==> flow/design.v <==
`timescale 1ns / 1ps
module light_manager #(
  parameter CLOCK_FREQ_MHZ          = 100,
  parameter DELAY_IN_US             = 50, 
  parameter PWM_VALUE_SIZE          = 8,
  parameter BRIGHTNESS_INC          = 5
)(
  input               clk_i,
  input               rst_n_i,
  output [3 : 0]      leds_o,
  input               a_i,
  input               b_i
); 
wire                                      pwm_out;
wire                                      increase, decrease;
reg   [ PWM_VALUE_SIZE - 1 : 0 ]          brightness_value;
pmod_enc_rot #(
  .CLOCK_FREQ_MHZ   ( CLOCK_FREQ_MHZ          ),
  .DELAY_IN_US      ( DELAY_IN_US             )
) pmod_enc_rot_0 (
  .clk_i            ( clk_i                   ),
  .rst_n_i          ( rst_n_i                 ),
  .a_i              ( a_i                     ),
  .b_i              ( b_i                     ),
  .left_o           ( decrease                ),
  .right_o          ( increase                )
);
pwm_gen #(
  .SIZE_OF_VALUE    ( PWM_VALUE_SIZE          )
) pwm_gen_0 (
  .clk_i            ( clk_i                   ),
  .rst_n_i          ( rst_n_i                 ),
  .value_i          ( brightness_value        ),
  .pwm_o            ( pwm_out                 ) 
);
assign leds_o = { 4 { pwm_out } };
always @( posedge clk_i or negedge rst_n_i )
  if ( !rst_n_i )
    brightness_value <= { PWM_VALUE_SIZE{ 1'b0 } };
  else
    if ( increase && ( { PWM_VALUE_SIZE{ 1'b1 } } -  BRIGHTNESS_INC >= brightness_value ) )
      brightness_value <= brightness_value + BRIGHTNESS_INC;
    else 
      if ( decrease && ( BRIGHTNESS_INC <= brightness_value ) )
        brightness_value <= brightness_value - BRIGHTNESS_INC;
endmodule
`timescale 1ns / 1ps
module pmod_enc_rot #(
  parameter CLOCK_FREQ_MHZ = 100,
  parameter DELAY_IN_US    = 55
)(
  input  clk_i,
  input  rst_n_i,
  input  a_i,
  input  b_i,
  output left_o,
  output right_o
);
localparam      DELAY_TICKS = CLOCK_FREQ_MHZ * DELAY_IN_US;
wire            flag_reset;
reg             fe_is_handled, re_is_handled;
reg   [3 : 0]   a_catcher;
reg   [2 : 0]   b_catcher;
wire            counter_en;
reg   [14 : 0]  counter;
assign flag_reset = counter == ( DELAY_TICKS - 2 );
assign counter_en = fe_is_handled || re_is_handled;
assign left_o     = ( counter == ( DELAY_TICKS - 2 ) ) && re_is_handled && b_catcher[2];
assign right_o    = ( counter == ( DELAY_TICKS - 2 ) ) && re_is_handled && !b_catcher[2];
always @( posedge clk_i or negedge rst_n_i )
  if ( !rst_n_i )
    b_catcher <= 3'b0;
  else
    b_catcher <= { b_catcher[1 : 0], b_i };
always @( posedge clk_i or negedge rst_n_i )
  if ( !rst_n_i )
    a_catcher <= 4'b1111;
  else
    a_catcher <= { a_catcher[2 : 0], a_i };
always @( posedge clk_i or negedge rst_n_i )
  if ( !rst_n_i )
    fe_is_handled <= 1'b0;
  else
    if ( flag_reset )
      fe_is_handled <= 1'b0;
    else 
      if ( !counter_en )
        fe_is_handled <= !a_catcher[2] && a_catcher[3];
always @( posedge clk_i or negedge rst_n_i )
  if ( !rst_n_i )
    re_is_handled <= 1'b0;
  else
    if ( flag_reset )
      re_is_handled <= 1'b0;
    else
      if ( !counter_en )
        re_is_handled <= a_catcher[2] && !a_catcher[3];
always @( posedge clk_i or negedge rst_n_i )
  if ( !rst_n_i ) 
    counter <= 15'b0;
  else
    if ( !counter_en )
      counter <= 15'b0;
    else 
      counter <= counter + 15'b1;
endmodule
`timescale 1ns / 1ps
module pwm_gen #(
  parameter SIZE_OF_VALUE = 8
)(
  input                          clk_i,
  input                          rst_n_i,
  input  [SIZE_OF_VALUE - 1 : 0] value_i,
  output                         pwm_o 
);
reg [SIZE_OF_VALUE - 1 : 0] counter;
assign pwm_o = rst_n_i && ( counter < value_i ) ;
always @( posedge clk_i or negedge rst_n_i ) 
  if ( !rst_n_i )
    counter <= 0;
  else 
    counter <= counter + 1;
endmodule
# Step by step through the tools: light_manager
# What the tools print for light_manager, step after step.
# Lines are those of the file above, counted from 1.
# Library cell names are shortened.
# A cell with -- has no value.
# setup
design	light_manager
clock_port	clk_i
library	sky130hd
pvt_corner	tt_025C_1v80

# Word-level counts
# Counts by Yosys on the flattened word-level netlist (proc, flatten, opt, wreduce; memories kept). Register bits leave out memories and registers merged into their read ports (data or address). Print and check cells are left out. Cells with the same type and inputs are merged into one.
# bits
in_bits	4
word_cells	36
reg_bits	40
output_inout_bits	4
# classes
n_addsub	4
compare	3
mux	7
reduce_and_logical	13
n_eq	2
# op_table
cell	count
2-to-1 mux 8 bit	2
adder 15 x 1 -> 15 bit (second input constant)	1
equality test 15 x 13 -> 1 bit (second input constant)	1
2-to-1 mux 15 bit	1
logical AND 1 bit	8
<= comparator 3 x 8 -> 1 bit (first input constant)	1
adder 8 x 1 -> 8 bit (second input constant)	1
adder 8 x 3 -> 8 bit (second input constant)	1
subtractor 8 x 3 -> 8 bit (second input constant)	1
< comparator 8 bit	1
greater-or-equal comparator 8 bit (first input constant)	1
2-to-1 mux 1 bit	4
logical NOT 1 bit	3
!= test 2 bit (second input constant)	1
nonzero test 2 bit	1
logical OR 1 bit	1

# Logic depth
# Depth = most cells in a row (Yosys ltp): at word level without a register or memory, in the mapped netlist without a sequential cell, where the memories' decode and read muxes count.
# logic_depth
depth_word	6
abc_area	0
ltp_mapped	8
depth_no_buf	7

# Mapped cells and area
# Source: synth_stat.txt of the flow (Yosys; design flattened, memories mapped). It holds for the ABC_AREA given above (unset counts as 0); a run with the other value may have another netlist.
# types
cell_type	count	area_total_um2
dfrtp_1	36	900.864
ha_1	15	187.68
xnor2_1	14	122.618
dfstp_2	4	105.101
nor2_1	23	86.333
xor2_1	7	61.309
nand3_1	12	60.058
and3_1	9	56.304
a21oi_1	11	55.053
inv_1	13	48.797
o21ai_0	9	45.043
nand4_1	5	31.28
buf_4	4	30.029
nand2_1	8	30.029
o31ai_1	3	22.522
or3_1	3	18.768
and4_1	2	17.517
o32ai_1	2	17.517
# Other cell types: 21; their cells: 27.
# synth_totals
cells	207
seq_area_mm2	0.001006
mapped_area_mm2	0.002097
ff_cells	40
buf_cells	6
# By module: a second synthesis without flattening, with its own total; a netlist apart from the flattened one above.
# unflattened
cells_unflattened	212
area_unflattened_mm2	0.0022121
# Each row is one instance without its submodules.
# by_module
mod	cells	instances	mod_seq_area_mm2	area_mm2
pmod_enc_rot	98	1	0.0006056	0.0010635
light_manager	70	1	0.0002002	0.0006581
pwm_gen (SIZE_OF_VALUE=8)	44	1	0.0002002	0.0004905

# Path before layout
# OpenSTA on the mapped netlist: ideal clock, no wires. The path of least setup slack (recovery checks aside). Input and output delay are each 20% of the period. Register names are those of the netlist, which keeps one name where synthesis merged equal registers.
# synth_path
path_type	register to output
start	register brightness_value[1]
end	output leds_o[0]
t_arrival_ps	1634
clock_period_ps	2470
slack_ps	342
driving_pins	8
launch_ps	0
delay_ps	1634
out_delay_ps	494
required_time_ps	1976
n_path_buf	1
period_less_setup_slack_ps	2128
# "delay_ps" = arrival - input delay + setup time.
# At an output port there is no setup time.
# "driving_pins" counts driving pins, that of a launching flip-flop among them; a cell with two outputs on the path counts twice.
# "period_less_setup_slack_ps" is the clock period less the worst setup slack; recovery checks do not enter. This is arithmetic on one report: input and output delays are still those of the set period (20% each).
# The rows between start and end are the longest chain of elaborated cells between them; the timing report does not say that the signal goes this way. Where chains are equally long, one stands for them.
# Each line given opens the expression or statement behind the cell; cells for indexed reads and writes are added by Yosys, which also makes memories of some case tables.
# A register here has more assigning lines than the two given.
# synth_via
cell_sequence	dfrtp_1 -> inv_1 -> ha_1 -> a21boi_0 -> o21ai_0 -> a21boi_0 -> o31ai_1 -> buf_4
elab_chain_cells	2
cone_cells	2
cone_lines	1
classes_between	compare (1); reduce/logical (1)
# synth_rtl
element	line	text
start: declaration	16	reg   [ PWM_VALUE_SIZE - 1 : 0 ]          brightness_value;
start: assignment	42	brightness_value <= brightness_value + BRIGHTNESS_INC;
start: assignment	45	brightness_value <= brightness_value - BRIGHTNESS_INC;
< comparator 8 bit	117	assign pwm_o = rst_n_i && ( counter < value_i ) ;
logical AND 1 bit	117
end: declaration	10	output [3 : 0]      leds_o,
# Nets of the timed path that keep an RTL name, with a line that drives or declares them; the list need not be complete.
# synth_named_nets
net	line
pwm_gen_0.pwm_o	117

# Worst path after layout
# From the final timing report of flow run 1: the path of least setup slack in the routed layout; clock arrival at registers is part of the times.
# The report prints the path's times to 10 ps; the period is as set.
# layout_path
path_type	register to output
start	register brightness_value[6]
end	output leds_o[1]
slack_ps	-110
clock_period_ps	2970
t_arrival_ps	2480
out_delay_ps	590
driving_pins	9
n_path_buf	1
launch_ps	360
required_time_ps	2380
# The rows between start and end are the longest chain of elaborated cells between them; the timing report does not say that the signal goes this way. Where chains are equally long, one stands for them.
# A register here has more assigning lines than the two given.
# layout_via
cell_sequence	dfrtp_1 -> inv_1 -> ha_1 -> a211oi_1 -> nand3_1 -> a21oi_1 -> a31oi_1 -> o31ai_4 -> clkdlybuf4s50_1
elab_chain_cells	2
cone_cells	2
cone_lines	1
classes_between	compare (1); reduce/logical (1)
# layout_rtl
element	line	text
start: declaration	16	reg   [ PWM_VALUE_SIZE - 1 : 0 ]          brightness_value;
start: assignment	42	brightness_value <= brightness_value + BRIGHTNESS_INC;
start: assignment	45	brightness_value <= brightness_value - BRIGHTNESS_INC;
< comparator 8 bit	117	assign pwm_o = rst_n_i && ( counter < value_i ) ;
logical AND 1 bit	117
end: declaration	10	output [3 : 0]      leds_o,

Module light_manager, platform sky130hd: 2 stored runs of the flow (Yosys, OpenROAD) with differing settings, in no particular order. Input and output delays are each 20% of the period that was set; the output load is 0.01 pF.
"period_less_ws_ps" means the clock period less the worst setup slack. The figure is calculated, with input and output delays left at 20% of the set period.
"worst_path_ps": the worst setup path's part of the clock period (all of it between registers, 20% less for each end at a port) less its slack. A launch clock that arrives late makes it longer, a capture clock that arrives late makes it shorter.
"final_power_uw": no workload was simulated; the value follows from the tool's default switching activity.
"worst_path_ps" is known to 10 ps.

Flow run 1, flow files:
==> flow/run.sh <==
#!/bin/bash
# the make line also repeats the synthesis and layout settings of config.mk as NAME=value (left out here)
make -C /OpenROAD-flow-scripts/flow DESIGN_CONFIG=/design/flow/config.mk WORK_HOME=/design/flow/orfs CLKGATE_MAP_FILE= finish
==> flow/config.mk <==
export PLATFORM = sky130hd
export DESIGN_NAME = light_manager
export DESIGN_NICKNAME = light_manager
export VERILOG_FILES = /design/flow/design.v
export SDC_FILE = /design/flow/constraint.sdc
export NUM_CORES = 4
export LEC_CHECK = 0
export CAP_MARGIN = 20
export CORE_MARGIN = 5
export CORE_UTILIZATION = 63
export CTS_CLUSTER_DIAMETER = 55
export GPL_ROUTABILITY_DRIVEN = 0
export MAX_ROUTING_LAYER = met4
export PLACE_DENSITY = 0.54
export SETUP_SLACK_MARGIN = -0.29
export SLEW_MARGIN = 20
==> flow/constraint.sdc <==
create_clock -name core_clock -period 2.97 [get_ports {clk_i}]
set_input_delay 0.5940 -clock core_clock [delete_from_list [all_inputs] [get_ports {clk_i}]]
set_output_delay 0.5940 -clock core_clock [all_outputs]
set_load 0.01 [all_outputs]

==> results of flow run 1, as CSV <==
result,value
final_power_uw,1089
die_footprint_mm2,0.0045826
post_route_stdcell_area_mm2,0.0022659
post_synth_area_mm2,0.002097
util_pct,69.0
final_setup_ws_ps,-109
worst_path_ps,2480
worst_path_kind,"register to output"
period_less_ws_ps,3079
tns_ps,-415

Flow run 2, flow files:
==> flow/run.sh <==
#!/bin/bash
# the make line also repeats the synthesis and layout settings of config.mk as NAME=value (left out here)
make -C /OpenROAD-flow-scripts/flow DESIGN_CONFIG=/design/flow/config.mk WORK_HOME=/design/flow/orfs CLKGATE_MAP_FILE= finish
==> flow/config.mk <==
export PLATFORM = sky130hd
export DESIGN_NAME = light_manager
export DESIGN_NICKNAME = light_manager
export VERILOG_FILES = /design/flow/design.v
export SDC_FILE = /design/flow/constraint.sdc
export NUM_CORES = 4
export LEC_CHECK = 0
export CAP_MARGIN = 20
export CELL_PAD_IN_SITES_GLOBAL_PLACEMENT = 0
export CORE_MARGIN = 2
export CORE_UTILIZATION = 20
export GPL_TIMING_DRIVEN = 0
export MIN_ROUTING_LAYER = met1
export PLACE_DENSITY = 0.86
export SETUP_SLACK_MARGIN = -0.13
export SLEW_MARGIN = 10
==> flow/constraint.sdc <==
create_clock -name core_clock -period 1.6 [get_ports {clk_i}]
set_input_delay 0.3200 -clock core_clock [delete_from_list [all_inputs] [get_ports {clk_i}]]
set_output_delay 0.3200 -clock core_clock [all_outputs]
set_load 0.01 [all_outputs]

==> results of flow run 2, as CSV <==
result,value
util_pct,29.0
tns_ps,-5125
final_power_uw,2558
final_setup_ws_ps,-659
die_footprint_mm2,0.0113199
worst_path_ps,1940
worst_path_kind,"register to output"
post_synth_area_mm2,0.002097
period_less_ws_ps,2259
post_route_stdcell_area_mm2,0.0029641
